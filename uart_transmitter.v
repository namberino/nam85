==> flow/design.v <==
module uart_transmitter(
    input clk,
    input rst,
    input enable,
    input[7:0] data_in,
    output busy,
    output bit_out
);
    localparam IDLE = 4'd0;
    localparam START_TRANSMIT = 4'd1;
    localparam TRANSMIT_BYTE = 4'd2;
    localparam END_TRANSMIT = 4'd3;
    reg[3:0] state = IDLE;
    reg tx_busy;
    reg tx_bit;
    reg[3:0] bit_counter = 4'd0;
    always @ (posedge clk or posedge rst)
    begin
        if (rst)
        begin
            tx_busy <= 0;
            tx_bit <= 1;
        end else
        begin
            case (state)
                IDLE:
                begin
                    tx_busy <= 0;
                    tx_bit <= 1;
                    if (enable)
                        state <= START_TRANSMIT;
                    else
                        state <= IDLE;
                end
                START_TRANSMIT:
                begin
                    tx_busy <= 1;
                    tx_bit <= 0;
                    state <= TRANSMIT_BYTE;
                end
                TRANSMIT_BYTE:
                begin
                    if (bit_counter >= 4'd8)
                    begin
                        tx_bit <= 1'b1;
                        bit_counter <= 4'd0;
                        state <= IDLE;
                    end else
                    begin
                        tx_bit <= data_in[bit_counter];
                        bit_counter <= bit_counter + 1;
                    end
                end
            endcase
        end
    end
    assign busy = tx_busy;
    assign bit_out = tx_bit;
endmodule
From RTL to reports: uart_transmitter --
The steps from the RTL of uart_transmitter to its reports follow in flow order. Lines are those of the file above, counted from 1. Operators: Yosys type, input widths -> output width; for muxes data width and select width s. Library cell names are shortened. A cell with - has no value.
Design: design top uart_transmitter, clock input clk, library sky130hd, timing corner tt_025C_1v80

Elaborated design --
Yosys after proc, flatten, opt, wreduce and memory -nomap, before mapping. Memory bits, and registers merged into a memory's read port (data or address), are not among the register bits. Print and check cells are not counted. Equal cells are merged and count once.
Operators by class: reductions and logical operators 5, shift-type cells 1, $add $sub $neg 1, mux-type cells 6, $lt $le $gt $ge 1, eq/ne operators 3, bitwise operators 1
Operators by type and width (count):
- $pmux 4 s3 | 1
- $shiftx 8x4->1 | 1
- $add 4x1->4 const B | 1
- $eq 4x1->1 const B | 1
- $eq 4x2->1 const B | 1
- $ge 4x4->1 const B | 1
- $logic_not 4->1 | 1
- $mux 4 | 1
- $reduce_and 3->1 | 1
- $reduce_bool 3->1 | 1
- $pmux 1 s3 | 1
- $ne 2x2->1 const B | 1
- $reduce_and 2->1 | 1
- $reduce_bool 2->1 | 1
- $pmux 1 s2 | 1
- $mux 1 | 2
- $not 1->1 | 1
Word-level totals: input port bits 11, register bits after elaboration 10, elaborated cells 22, output and inout bits 2

Longest topological paths --
Depth = most cells in a row (Yosys ltp): at word level without a register or memory, in the mapped netlist without a sequential cell, where the memories' decode and read muxes count.
Depth: depth in word-level cells 3, ABC_AREA 0, depth in mapped cells 5, depth with buffers taken out 5

Synthesis result --
Source: synth_stat.txt of the flow (Yosys; design flattened, memories mapped). It holds for the ABC_AREA given above (unset counts as 0); a run with the other value may have another netlist.
Mapped netlist: cells in the netlist 43, buffers 1, area of sequential cells 0.0002315 mm2, cell area after synthesis 0.0004917 mm2, mapped flip-flops 8
Cell types:
- edfxtp_1 | count 6, area in all 180.173 um2
- ha_1 | count 6, area in all 75.072 um2
- nor2b_1 | count 5, area in all 31.28 um2
- dfstp_2 | count 1, area in all 26.275 um2
- inv_1 | count 7, area in all 26.275 um2
- dfrtp_1 | count 1, area in all 25.024 um2
- mux4_2 | count 1, area in all 22.522 um2
- mux2i_1 | count 2, area in all 20.019 um2
- nor3_1 | count 3, area in all 15.014 um2
- buf_6 | count 1, area in all 11.261 um2
- o31a_1 | count 1, area in all 8.758 um2
- xnor2_1 | count 1, area in all 8.758 um2
- a21o_1 | count 1, area in all 7.507 um2
- nand2_1 | count 2, area in all 7.507 um2
- nor2_1 | count 2, area in all 7.507 um2
- o211ai_1 | count 1, area in all 7.507 um2
- and2_1 | count 1, area in all 6.256 um2
- o21ai_0 | count 1, area in all 5.005 um2

Path before layout --
Source: OpenSTA report_checks on the synthesized netlist (no wires, ideal clock, input and output delay 20% of the period each), path of least setup slack; recovery checks are left aside. Register names are those of the netlist, which keeps one name where synthesis merged equal registers.
Timing path post-synthesis: kind register to register, start point reg bit_counter[0], end point reg tx_bit, setup slack 0.282 ns, time at the first pin 0.000 ns, data arrival time 1.366 ns, stages on the path 5, library setup time 0.082 ns, delay of the path 1.448 ns, period 1.73 ns, buffers on the path 1, required time 1.648 ns, synthesis period reached 1.448 ns
"delay of the path" is the arrival time less input delay plus setup time. "stages on the path": output pins that drive a net of the path, with the launching flip-flop's if there is one; two outputs of one cell count as two. "synthesis period reached" is the clock period less the worst setup slack; recovery checks do not enter. This is arithmetic on one report: input and output delays are still those of the set period (20% each). The rows between start and end are the longest chain of elaborated cells between them; the timing report does not say that the signal goes this way. Where chains are equally long, one stands for them. Each line given opens the expression or statement behind the cell; cells for indexed reads and writes are added by Yosys, which also makes memories of some case tables. At most two assigning lines are given for a register; there are more.
On the way, post-synthesis: cells stage by stage edfxtp_1 -> buf_6 -> mux4_2 -> and2_1 -> o31a_1, cells in the longest elaborated chain 3, elaborated cells on any way between the ends 4, source lines of those cells 3, those cells by class compare (1); shift (1); mux (2)
Ends and longest elaborated chain, post-synthesis:
- start: declaration | RTL line 16 | reg[3:0] bit_counter = 4'd0;
- start: assignment | RTL line 46 | bit_counter <= 4'd0;
- start: assignment | RTL line 51 | bit_counter <= bit_counter + 1;
- $ge 4x4->1 | RTL line 43 | if (bit_counter >= 4'd8)
- $mux 1 | RTL line 43
- $pmux 1 s3 | RTL line 25 | case (state)
- end: assignment | RTL line 22 | tx_bit <= 1;
- end: assignment | RTL line 50 | tx_bit <= data_in[bit_counter];
- end: declaration | RTL line 15 | reg tx_bit;

Timing after layout --
From the final timing report of flow run 1: the path of least setup slack in the routed layout; clock arrival at registers is part of the times.
Timing path after layout: kind register to output, start point reg tx_bit, end point out bit_out, buffers on the path 1, time at the first pin 0.24 ns, setup slack 0.90 ns, stages on the path 2, required time 2.19 ns, period 2.74 ns, data arrival time 1.29 ns, external output delay 0.55 ns
At most two assigning lines are given for a register; there are more.
On the way, after layout: cells stage by stage dfstp_2 -> clkdlybuf4s50_1, cells in the longest elaborated chain 0, elaborated cells on any way between the ends 0, source lines of those cells 0
Ends and longest elaborated chain, after layout:
- start: declaration | RTL line 15 | reg tx_bit;
- start: assignment | RTL line 22 | tx_bit <= 1;
- start: assignment | RTL line 50 | tx_bit <= data_in[bit_counter];
- end: declaration | RTL line 7 | output bit_out

Settings and measured results of 2 stored flow runs for module uart_transmitter (sky130hd), not sorted in any way. The constraints put input and output delay at 20% of the set period each and load the outputs with 0.01 pF.
"total power of the final layout" rests on the timing tool's default activity at the inputs, not on a simulated workload.

* Flow run 1 | settings: period_ns 2.74; CORE_UTILIZATION 33; SETUP_SLACK_MARGIN 0.45; PLACE_DENSITY_LB_ADDON 0.01; CELL_PAD_IN_SITES_DETAIL_PLACEMENT 1; CAP_MARGIN 5; SLEW_MARGIN 10; MIN_ROUTING_LAYER met1; CORE_MARGIN 2 | results: setup TNS 0.000 ns; utilization 47.8 %; area inside the die boundary 0.0018148 mm2; cell area after synthesis 0.0004917 mm2; total power of the final layout 0.3046 mW; setup slack of the worst path 0.900 ns
* Flow run 2 | settings: period_ns 1.65; CORE_UTILIZATION 19; SETUP_SLACK_MARGIN 0.06; PLACE_DENSITY_LB_ADDON 0.17; HOLD_SLACK_MARGIN 0.2; CORE_ASPECT_RATIO 0.88; CORE_MARGIN 9; TNS_END_PERCENT 70; GPL_TIMING_DRIVEN 0; CTS_CLUSTER_DIAMETER 201; MAX_ROUTING_LAYER met5; CAP_MARGIN 20; SLEW_MARGIN 20 | results: setup slack of the worst path 0.147 ns; total power of the final layout 0.5158 mW; setup TNS 0.000 ns; utilization 28.6 %; cell area after synthesis 0.0004917 mm2; area inside the die boundary 0.004747 mm2
